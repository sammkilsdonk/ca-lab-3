==> flow/design.v <==
module L3Decoder (Y31, Y30, Y29, Y28, Y27, Y26, Y25, Y24, Y23, Y22, Y21, Y20, Y19, Y18, Y17, Y16, Y15, Y14, Y13, Y12, Y11, Y10, Y9, Y8, Y7, Y6, Y5, Y4, Y3, Y2, Y1, Y0, s, en); 
	output reg Y31, Y30, Y29, Y28, Y27, Y26, Y25, Y24, Y23, Y22, Y21, Y20, Y19, Y18, Y17, Y16, Y15, Y14, Y13, Y12, Y11, Y10, Y9, Y8, Y7, Y6, Y5, Y4, Y3, Y2, Y1, Y0; 
	input [4:0] s;
	input en; 
	always @(s or en)   begin 
		if (en == 1'b1) 
			case ( s ) 
				5'd0 : {Y31,Y30,Y29,Y28,Y27,Y26,Y25,Y24,Y23,Y22,Y21,Y20,Y19,Y18,Y17,Y16,Y15,Y14,Y13,Y12,Y11,Y10,Y9,Y8,Y7,Y6,Y5,Y4,Y3,Y2,Y1,Y0} = 32'h00000001;
				5'd1 : {Y31,Y30,Y29,Y28,Y27,Y26,Y25,Y24,Y23,Y22,Y21,Y20,Y19,Y18,Y17,Y16,Y15,Y14,Y13,Y12,Y11,Y10,Y9,Y8,Y7,Y6,Y5,Y4,Y3,Y2,Y1,Y0} = 32'h00000002;
				5'd2 : {Y31,Y30,Y29,Y28,Y27,Y26,Y25,Y24,Y23,Y22,Y21,Y20,Y19,Y18,Y17,Y16,Y15,Y14,Y13,Y12,Y11,Y10,Y9,Y8,Y7,Y6,Y5,Y4,Y3,Y2,Y1,Y0} = 32'h00000004;
				5'd3 : {Y31,Y30,Y29,Y28,Y27,Y26,Y25,Y24,Y23,Y22,Y21,Y20,Y19,Y18,Y17,Y16,Y15,Y14,Y13,Y12,Y11,Y10,Y9,Y8,Y7,Y6,Y5,Y4,Y3,Y2,Y1,Y0} = 32'h00000008; 
				5'd4 : {Y31,Y30,Y29,Y28,Y27,Y26,Y25,Y24,Y23,Y22,Y21,Y20,Y19,Y18,Y17,Y16,Y15,Y14,Y13,Y12,Y11,Y10,Y9,Y8,Y7,Y6,Y5,Y4,Y3,Y2,Y1,Y0} = 32'h00000010;
				5'd5 : {Y31,Y30,Y29,Y28,Y27,Y26,Y25,Y24,Y23,Y22,Y21,Y20,Y19,Y18,Y17,Y16,Y15,Y14,Y13,Y12,Y11,Y10,Y9,Y8,Y7,Y6,Y5,Y4,Y3,Y2,Y1,Y0} = 32'h00000020;
				5'd6 : {Y31,Y30,Y29,Y28,Y27,Y26,Y25,Y24,Y23,Y22,Y21,Y20,Y19,Y18,Y17,Y16,Y15,Y14,Y13,Y12,Y11,Y10,Y9,Y8,Y7,Y6,Y5,Y4,Y3,Y2,Y1,Y0} = 32'h00000040;
				5'd7 : {Y31,Y30,Y29,Y28,Y27,Y26,Y25,Y24,Y23,Y22,Y21,Y20,Y19,Y18,Y17,Y16,Y15,Y14,Y13,Y12,Y11,Y10,Y9,Y8,Y7,Y6,Y5,Y4,Y3,Y2,Y1,Y0} = 32'h00000080;
				5'd8 : {Y31,Y30,Y29,Y28,Y27,Y26,Y25,Y24,Y23,Y22,Y21,Y20,Y19,Y18,Y17,Y16,Y15,Y14,Y13,Y12,Y11,Y10,Y9,Y8,Y7,Y6,Y5,Y4,Y3,Y2,Y1,Y0} = 32'h00000100;
				5'd9 : {Y31,Y30,Y29,Y28,Y27,Y26,Y25,Y24,Y23,Y22,Y21,Y20,Y19,Y18,Y17,Y16,Y15,Y14,Y13,Y12,Y11,Y10,Y9,Y8,Y7,Y6,Y5,Y4,Y3,Y2,Y1,Y0} = 32'h00000200;
				5'd10: {Y31,Y30,Y29,Y28,Y27,Y26,Y25,Y24,Y23,Y22,Y21,Y20,Y19,Y18,Y17,Y16,Y15,Y14,Y13,Y12,Y11,Y10,Y9,Y8,Y7,Y6,Y5,Y4,Y3,Y2,Y1,Y0} = 32'h00000400;
				5'd11: {Y31,Y30,Y29,Y28,Y27,Y26,Y25,Y24,Y23,Y22,Y21,Y20,Y19,Y18,Y17,Y16,Y15,Y14,Y13,Y12,Y11,Y10,Y9,Y8,Y7,Y6,Y5,Y4,Y3,Y2,Y1,Y0} = 32'h00000800;
				5'd12: {Y31,Y30,Y29,Y28,Y27,Y26,Y25,Y24,Y23,Y22,Y21,Y20,Y19,Y18,Y17,Y16,Y15,Y14,Y13,Y12,Y11,Y10,Y9,Y8,Y7,Y6,Y5,Y4,Y3,Y2,Y1,Y0} = 32'h00001000;
				5'd13: {Y31,Y30,Y29,Y28,Y27,Y26,Y25,Y24,Y23,Y22,Y21,Y20,Y19,Y18,Y17,Y16,Y15,Y14,Y13,Y12,Y11,Y10,Y9,Y8,Y7,Y6,Y5,Y4,Y3,Y2,Y1,Y0} = 32'h00002000;
				5'd14: {Y31,Y30,Y29,Y28,Y27,Y26,Y25,Y24,Y23,Y22,Y21,Y20,Y19,Y18,Y17,Y16,Y15,Y14,Y13,Y12,Y11,Y10,Y9,Y8,Y7,Y6,Y5,Y4,Y3,Y2,Y1,Y0} = 32'h00004000;
				5'd15: {Y31,Y30,Y29,Y28,Y27,Y26,Y25,Y24,Y23,Y22,Y21,Y20,Y19,Y18,Y17,Y16,Y15,Y14,Y13,Y12,Y11,Y10,Y9,Y8,Y7,Y6,Y5,Y4,Y3,Y2,Y1,Y0} = 32'h00008000;
				5'd16: {Y31,Y30,Y29,Y28,Y27,Y26,Y25,Y24,Y23,Y22,Y21,Y20,Y19,Y18,Y17,Y16,Y15,Y14,Y13,Y12,Y11,Y10,Y9,Y8,Y7,Y6,Y5,Y4,Y3,Y2,Y1,Y0} = 32'h00010000;
				5'd17: {Y31,Y30,Y29,Y28,Y27,Y26,Y25,Y24,Y23,Y22,Y21,Y20,Y19,Y18,Y17,Y16,Y15,Y14,Y13,Y12,Y11,Y10,Y9,Y8,Y7,Y6,Y5,Y4,Y3,Y2,Y1,Y0} = 32'h00020000;
				5'd18: {Y31,Y30,Y29,Y28,Y27,Y26,Y25,Y24,Y23,Y22,Y21,Y20,Y19,Y18,Y17,Y16,Y15,Y14,Y13,Y12,Y11,Y10,Y9,Y8,Y7,Y6,Y5,Y4,Y3,Y2,Y1,Y0} = 32'h00040000;
				5'd19: {Y31,Y30,Y29,Y28,Y27,Y26,Y25,Y24,Y23,Y22,Y21,Y20,Y19,Y18,Y17,Y16,Y15,Y14,Y13,Y12,Y11,Y10,Y9,Y8,Y7,Y6,Y5,Y4,Y3,Y2,Y1,Y0} = 32'h00080000;
				5'd20: {Y31,Y30,Y29,Y28,Y27,Y26,Y25,Y24,Y23,Y22,Y21,Y20,Y19,Y18,Y17,Y16,Y15,Y14,Y13,Y12,Y11,Y10,Y9,Y8,Y7,Y6,Y5,Y4,Y3,Y2,Y1,Y0} = 32'h00100000;
				5'd21: {Y31,Y30,Y29,Y28,Y27,Y26,Y25,Y24,Y23,Y22,Y21,Y20,Y19,Y18,Y17,Y16,Y15,Y14,Y13,Y12,Y11,Y10,Y9,Y8,Y7,Y6,Y5,Y4,Y3,Y2,Y1,Y0} = 32'h00200000;
				5'd22: {Y31,Y30,Y29,Y28,Y27,Y26,Y25,Y24,Y23,Y22,Y21,Y20,Y19,Y18,Y17,Y16,Y15,Y14,Y13,Y12,Y11,Y10,Y9,Y8,Y7,Y6,Y5,Y4,Y3,Y2,Y1,Y0} = 32'h00400000;
				5'd23: {Y31,Y30,Y29,Y28,Y27,Y26,Y25,Y24,Y23,Y22,Y21,Y20,Y19,Y18,Y17,Y16,Y15,Y14,Y13,Y12,Y11,Y10,Y9,Y8,Y7,Y6,Y5,Y4,Y3,Y2,Y1,Y0} = 32'h00800000;
				5'd24: {Y31,Y30,Y29,Y28,Y27,Y26,Y25,Y24,Y23,Y22,Y21,Y20,Y19,Y18,Y17,Y16,Y15,Y14,Y13,Y12,Y11,Y10,Y9,Y8,Y7,Y6,Y5,Y4,Y3,Y2,Y1,Y0} = 32'h01000000;
				5'd25: {Y31,Y30,Y29,Y28,Y27,Y26,Y25,Y24,Y23,Y22,Y21,Y20,Y19,Y18,Y17,Y16,Y15,Y14,Y13,Y12,Y11,Y10,Y9,Y8,Y7,Y6,Y5,Y4,Y3,Y2,Y1,Y0} = 32'h02000000;
				5'd26: {Y31,Y30,Y29,Y28,Y27,Y26,Y25,Y24,Y23,Y22,Y21,Y20,Y19,Y18,Y17,Y16,Y15,Y14,Y13,Y12,Y11,Y10,Y9,Y8,Y7,Y6,Y5,Y4,Y3,Y2,Y1,Y0} = 32'h04000000;
				5'd27: {Y31,Y30,Y29,Y28,Y27,Y26,Y25,Y24,Y23,Y22,Y21,Y20,Y19,Y18,Y17,Y16,Y15,Y14,Y13,Y12,Y11,Y10,Y9,Y8,Y7,Y6,Y5,Y4,Y3,Y2,Y1,Y0} = 32'h08000000;
				5'd28: {Y31,Y30,Y29,Y28,Y27,Y26,Y25,Y24,Y23,Y22,Y21,Y20,Y19,Y18,Y17,Y16,Y15,Y14,Y13,Y12,Y11,Y10,Y9,Y8,Y7,Y6,Y5,Y4,Y3,Y2,Y1,Y0} = 32'h10000000;
				5'd29: {Y31,Y30,Y29,Y28,Y27,Y26,Y25,Y24,Y23,Y22,Y21,Y20,Y19,Y18,Y17,Y16,Y15,Y14,Y13,Y12,Y11,Y10,Y9,Y8,Y7,Y6,Y5,Y4,Y3,Y2,Y1,Y0} = 32'h20000000;
				5'd30: {Y31,Y30,Y29,Y28,Y27,Y26,Y25,Y24,Y23,Y22,Y21,Y20,Y19,Y18,Y17,Y16,Y15,Y14,Y13,Y12,Y11,Y10,Y9,Y8,Y7,Y6,Y5,Y4,Y3,Y2,Y1,Y0} = 32'h40000000;
				5'd31: {Y31,Y30,Y29,Y28,Y27,Y26,Y25,Y24,Y23,Y22,Y21,Y20,Y19,Y18,Y17,Y16,Y15,Y14,Y13,Y12,Y11,Y10,Y9,Y8,Y7,Y6,Y5,Y4,Y3,Y2,Y1,Y0} = 32'h80000000;
				default: {Y31,Y30,Y29,Y28,Y27,Y26,Y25,Y24,Y23,Y22,Y21,Y20,Y19,Y18,Y17,Y16,Y15,Y14,Y13,Y12,Y11,Y10,Y9,Y8,Y7,Y6,Y5,Y4,Y3,Y2,Y1,Y0} = 32'hxxxxxxxx; 
			endcase 
		if (en == 1'b0) {Y31,Y30,Y29,Y28,Y27,Y26,Y25,Y24,Y23,Y22,Y21,Y20,Y19,Y18,Y17,Y16,Y15,Y14,Y13,Y12,Y11,Y10,Y9,Y8,Y7,Y6,Y5,Y4,Y3,Y2,Y1,Y0} = 32'h00000000; 
	end 
endmodule
module L3MUX(out, s, i31, i30, i29, i28, i27, i26, i25, i24, i23, i22, i21, i20, i19, i18, i17, i16, i15, i14, i13, i12, i11, i10, i9, i8, i7, i6, i5, i4, i3, i2, i1, i0);
   input [31:0] i0, i1, i2, i3, i4, i5, i6, i7, i8, i9, i10, i11, i12, i13, i14, i15, i16, i17, i18, i19, i20, i21, i22, i23, i24, i25, i26, i27, i28, i29, i30, i31;
   input [4:0] s;
   output reg [31:0] out;
	always @(s or i0 or i1 or i2 or i3 or i4 or i5 or i6 or i7 or i8 or i9 or i10 or i11 or i12 or i13 or i14 or i15 or i16 or i17 or i18 or i19 or i20 or i21 or i22 or i23 or i24 or i25 or i26 or i27 or i28 or i29 or i30 or i31)
	begin
		case (s)
			5'd0  : out = i0;
			5'd1  : out = i1;
			5'd2  : out = i2;
			5'd3  : out = i3;
			5'd4  : out = i4;
			5'd5  : out = i5;
			5'd6  : out = i6;
			5'd7  : out = i7;
			5'd8  : out = i8;
			5'd9  : out = i9;
			5'd10 : out = i10;
			5'd11 : out = i11;
			5'd12 : out = i12;
			5'd13 : out = i13;
			5'd14 : out = i14;
			5'd15 : out = i15;
			5'd16 : out = i16;
			5'd17 : out = i17;
			5'd18 : out = i18;
			5'd19 : out = i19;
			5'd20 : out = i20;
			5'd21 : out = i21;
			5'd22 : out = i22;
			5'd23 : out = i23;
			5'd24 : out = i24;
			5'd25 : out = i25;
			5'd26 : out = i26;
			5'd27 : out = i27;
			5'd28 : out = i28;
			5'd29 : out = i29;
			5'd30 : out = i30;
			5'd31 : out = i31; 
			default : out = 32'hxxxxxxx;
		endcase
	end
endmodule
module L3Register (q, data, clk, reset, enable);
	input [31:0] data ;
	input clk, reset, enable; 
	output  reg [31:0] q; 
	always @ ( posedge clk or posedge reset) 
		if (reset==1'b1) begin 
			q <= 32'h00000000; 
		end 
		else if (enable) begin 
			q <= data; 
		end
endmodule
module LAB_3 (rd1,rd2,ra1,ra2,wa,wd,Clk,WE,rst);
	input [31:0] wd;
	input [4:0] ra1,ra2,wa;
	input Clk, WE, rst;
	output [31:0] rd1,rd2;
	wire Y31, Y30, Y29, Y28, Y27, Y26, Y25, Y24, Y23, Y22, Y21, Y20, Y19, Y18, Y17, Y16, Y15, Y14, Y13, Y12, Y11, Y10, Y9, Y8, Y7, Y6, Y5, Y4, Y3, Y2, Y1, Y0; 
	wire [31:0] Q31, Q30, Q29, Q28, Q27, Q26, Q25, Q24, Q23, Q22, Q21, Q20, Q19, Q18, Q17, Q16, Q15, Q14, Q13, Q12, Q11, Q10, Q9, Q8, Q7, Q6, Q5, Q4, Q3, Q2, Q1, Q0; 
	L3Decoder dec(Y31, Y30, Y29, Y28, Y27, Y26, Y25, Y24, Y23, Y22, Y21, Y20, Y19, Y18, Y17, Y16, Y15, Y14, Y13, Y12, Y11, Y10, Y9, Y8, Y7, Y6, Y5, Y4, Y3, Y2, Y1, Y0, 
					  wa,WE);
	assign Q0 = 32'h00000000;
	L3Register r1 (Q1 , wd,Clk,rst,Y1);
	L3Register r2 (Q2 , wd,Clk,rst,Y2);
	L3Register r3 (Q3 , wd,Clk,rst,Y3);
	L3Register r4 (Q4 , wd,Clk,rst,Y4);
	L3Register r5 (Q5 , wd,Clk,rst,Y5);
	L3Register r6 (Q6 , wd,Clk,rst,Y6);
	L3Register r7 (Q7 , wd,Clk,rst,Y7);
	L3Register r8 (Q8 , wd,Clk,rst,Y8);
	L3Register r9 (Q9 , wd,Clk,rst,Y9);
	L3Register r10(Q10, wd,Clk,rst,Y10);
	L3Register r11(Q11, wd,Clk,rst,Y11);
	L3Register r12(Q12, wd,Clk,rst,Y12);
	L3Register r13(Q13, wd,Clk,rst,Y13);
	L3Register r14(Q14, wd,Clk,rst,Y14);
	L3Register r15(Q15, wd,Clk,rst,Y15);
	L3Register r16(Q16, wd,Clk,rst,Y16);
	L3Register r17(Q17, wd,Clk,rst,Y17);
	L3Register r18(Q18, wd,Clk,rst,Y18);
	L3Register r19(Q19, wd,Clk,rst,Y19);
	L3Register r20(Q20, wd,Clk,rst,Y20);
	L3Register r21(Q21, wd,Clk,rst,Y21);
	L3Register r22(Q22, wd,Clk,rst,Y22);
	L3Register r23(Q23, wd,Clk,rst,Y23);
	L3Register r24(Q24, wd,Clk,rst,Y24);
	L3Register r25(Q25, wd,Clk,rst,Y25);
	L3Register r26(Q26, wd,Clk,rst,Y26);
	L3Register r27(Q27, wd,Clk,rst,Y27);
	L3Register r28(Q28, wd,Clk,rst,Y28);
	L3Register r29(Q29, wd,Clk,rst,Y29);
	L3Register r30(Q30, wd,Clk,rst,Y30);
	L3Register r31(Q31, wd,Clk,rst,Y31);
	L3MUX mux1 (rd1, ra1, Q31, Q30, Q29, Q28, Q27, Q26, Q25, Q24, Q23, Q22, Q21, Q20, Q19, Q18, Q17, Q16, Q15, Q14, Q13, Q12, Q11, Q10, Q9, Q8, Q7, Q6, Q5, Q4, Q3, Q2, Q1, Q0);
	L3MUX mux2 (rd2, ra2, Q31, Q30, Q29, Q28, Q27, Q26, Q25, Q24, Q23, Q22, Q21, Q20, Q19, Q18, Q17, Q16, Q15, Q14, Q13, Q12, Q11, Q10, Q9, Q8, Q7, Q6, Q5, Q4, Q3, Q2, Q1, Q0);
endmodule
# [From RTL to reports: LAB_3]
# The steps from the RTL of LAB_3 to its reports follow in flow order.
# Line numbers count from 1 in the design file above.
# Operators carry their Yosys type and port widths (W data, S select, Z words).
# Library cell names are shortened.
# The mark n/a stands for no value.
[setup] top="LAB_3" clk_port="Clk" cell_library="sky130hd" lib_corner="tt_025C_1v80"

# [Elaborated design]
# Yosys after proc, flatten, opt, wreduce and memory -nomap, before mapping. Enables and synchronous resets that opt folds into registers are not counted as muxes. Memory bits, and registers merged into a memory's read port (data or address), are not among the register bits. Print and check cells are not counted. Equal cells are merged and count once.
# Memory sizes are those after Yosys's memory passes, which may raise the word count (mostly to a power of two), join words into wider ones and drop unused or constant bits.
[bits] ff_bits=992 romBits=1024 memories=1 in_bits=50 elab_cells=129
[memory_table] memory="(no name shown)" size=32 width=32 read_ports=1 write_ports=0 line=7 text="case ( s )"
[classes] n_eq=62 muxes=33 n_reduce_logical=2
[ops] operator="$pmux W32 S32" n=2
[ops] operator="$eq A5 B5 Y1 const B" n=32
[ops] operator="$eq A5 B4 Y1 const B" n=16
[ops] operator="$eq A5 B3 Y1 const B" n=8
[ops] operator="$mux W1" n=31
[ops] operator="$eq A5 B2 Y1 const B" n=4
[ops] operator="$eq A5 B1 Y1 const B" n=2
[ops] operator="$logic_not A5 Y1" n=2

# [Depth]
# Yosys ltp: most cells in a row. Word level: on the elaborated netlist, between registers, memories and ports. Mapped: between sequential cells and ports; inverters and the memories' decode and read muxes count.
[depth] word_depth=2 abc_area=0 depth_mapped=9 mapped_depth_nobuf=5

# [Synthesis result]
# The flow's flattened synthesis, as Yosys stat reports it; memories are mapped. The netlist is that of the ABC_AREA named above (0 if unset); the other value can give another one.
# The area totals of this step are shown rounded.
[types] type="dfrtp_1" n=992 type_area_um2=2.48E+04
[types] type="mux2_2" n=1017 type_area_um2=1.15E+04
[types] type="a22oi_1" n=517 type_area_um2=3.88E+03
[types] type="mux2i_1" n=146 type_area_um2=1.46E+03
[types] type="and3_1" n=221 type_area_um2=1.38E+03
[types] type="clkbuf_1" n=268 type_area_um2=1.01E+03
[types] type="nand4_1" n=91 type_area_um2=569.296
[types] type="a2111oi_0" n=61 type_area_um2=534.262
[types] type="buf_2" n=98 type_area_um2=490.47
[types] type="nand3_1" n=94 type_area_um2=470.451
[types] type="nor2_1" n=117 type_area_um2=439.171
[types] type="a22o_1" n=38 type_area_um2=332.819
[types] type="or4_1" n=42 type_area_um2=315.302
[types] type="nand2_1" n=83 type_area_um2=311.549
[types] type="a21oi_1" n=58 type_area_um2=290.278
[types] type="a221oi_1" n=27 type_area_um2=236.477
[types] type="o22ai_1" n=32 type_area_um2=200.192
[types] type="buf_1" n=51 type_area_um2=191.434
# Other cell types: 56; their cells: 304.
[synth_totals] cells=4257 synth_area_um2=50900 ffs=992 buf_cells=433
# By module: a second synthesis without flattening, with its own total; a netlist apart from the flattened one above.
[unflattened] hier_cells=4895 hier_area_um2=58000
# Rows give one instance, submodules left out.
[modules] module="L3Register" instances=31 cells=69 mod_area_um2=1350 mod_seq_area_um2=801
[modules] module="L3MUX" instances=2 cells=1354 mod_area_um2=7960 mod_seq_area_um2=0.0
[modules] module="L3Decoder" instances=1 cells=47 mod_area_um2=234 mod_seq_area_um2=0.0
[modules] module="LAB_3" instances=1 cells=1 mod_area_um2=3.8 mod_seq_area_um2=0.0

# [Timing after synthesis]
# Path of least setup slack by OpenSTA after synthesis, without wires, with an ideal clock, recovery checks aside; 20% of the period is set as input and as output delay. Where synthesis merged equal registers, the netlist keeps one of their names.
[synth_timing] path_type="input to output" from="input ra1[1]" to="output rd1[22]" clock_period_ps=5050 in_delay_ps=1010 out_delay_ps=1010 launch_ps=1010 arrival_ps=2705 t_required_ps=4040 path_slack_ps=1335 path_delay_ps=1695 driving_pins=8 path_buffers=3 synth_period_reached_ps=3715
# "path_delay_ps" is the arrival time less input delay plus setup time.
# At an output port there is no setup time.
# "driving_pins" counts driving pins, that of a launching flip-flop among them; a cell with two outputs on the path counts twice.
# "synth_period_reached_ps" = period - worst setup slack (recovery checks aside). The figure is calculated, with input and output delays left at 20% of the set period.
# The rows between start and end are the longest chain of elaborated cells between them; the timing report does not say that the signal goes this way. Where chains are equally long, one stands for them.
# A line is the first line of the expression or statement that the cell stems from. Yosys adds cells for indexed reads and writes and turns some case tables into memories.
[synth_via] cell_sequence="buf_2 -> buf_6 -> and3b_1 -> clkbuf_1 -> and3_1 -> a2111oi_1 -> nand4_1 -> or4_1" elab_chain_len=2 cells_between=33 cone_lines=1
[synth_lines] element="start: declaration" line=102 text="input [4:0] ra1,ra2,wa;"
[synth_lines] element="$eq A5 B5 Y1" line=51 text="case (s)"
[synth_lines] element="$pmux W32 S32" line=51
[synth_lines] element="end: declaration" line=104 text="output [31:0] rd1,rd2;"

# [Timing after layout]
# Path of least setup slack in the final report of run 2 (OpenROAD, finished layout, wires in). Where an end is a register, its clock arrival counts in the times.
# The report prints the path's times to 10 ps; the period is as set.
[layout_timing] path_type="input to output" from="input ra1[2]" to="output rd1[9]" clock_period_ps=3980 in_delay_ps=800 out_delay_ps=800 launch_ps=800 arrival_ps=2990 t_required_ps=3180 path_slack_ps=200 driving_pins=8 path_buffers=4
# The rows between start and end are the longest chain of elaborated cells between them; the timing report does not say that the signal goes this way. Where chains are equally long, one stands for them.
[layout_via] cell_sequence="buf_16 -> buf_8 -> nor2b_1 -> a221oi_1 -> buf_4 -> o211ai_1 -> or4_4 -> buf_6" elab_chain_len=2 cells_between=33 cone_lines=1
[layout_lines] element="start: declaration" line=102 text="input [4:0] ra1,ra2,wa;"
[layout_lines] element="$eq A5 B5 Y1" line=51 text="case (s)"
[layout_lines] element="$pmux W32 S32" line=51
[layout_lines] element="end: declaration" line=104 text="output [31:0] rd1,rd2;"

## Implementation results

Measured data: module LAB_3, platform sky130hd, 2 stored runs of the flow under differing settings, order arbitrary. Input and output delays are each 20% of the period that was set; the output load is 0.01 pF.
"achieved clock period": clock period set for the run, less the worst setup slack. It is reckoned from that one timing run; input and output delays stay at 20% of the period that was set.
"worst setup path time" = time allowed to the worst setup path (clock period - input delay - output delay, where it has them) - its slack; a late launch clock adds to it, a late capture clock takes from it.
"power" is the tool's figure for a default switching activity; nothing was simulated.
"worst setup path time" is known to 10 ps.
The results are shown rounded.
[run 1] settings: period_ns=3.07, CORE_UTILIZATION=66, SETUP_SLACK_MARGIN=0.7, PLACE_DENSITY_LB_ADDON=0.26, CELL_PAD_IN_SITES_GLOBAL_PLACEMENT=1, GPL_TIMING_DRIVEN=0, GPL_ROUTABILITY_DRIVEN=1, CTS_CLUSTER_SIZE=18, CTS_CLUSTER_DIAMETER=367, SLEW_MARGIN=25, MIN_ROUTING_LAYER=met1, MAX_ROUTING_LAYER=met4, CAP_MARGIN=20, CORE_MARGIN=2
[run 1] result: did not finish, routing stopped with GRT-0116
[run 2] settings: period_ns=3.98, CORE_UTILIZATION=51, SETUP_SLACK_MARGIN=1.13, CORE_MARGIN=6, CELL_PAD_IN_SITES_GLOBAL_PLACEMENT=1, TNS_END_PERCENT=35, CTS_CLUSTER_SIZE=98, CAP_MARGIN=25, SLEW_MARGIN=20
[run 2] result: chip area after synthesis (Yosys) 50900 sq um, die area 108000 sq um, standard-cell area of the final layout 68200 sq um, utilization 0.691, worst setup slack after layout 197 ps, total negative slack 0 ps, power 30300 µW, achieved clock period 3783 ps, worst setup path time 2190 ps, worst setup path kind input to output
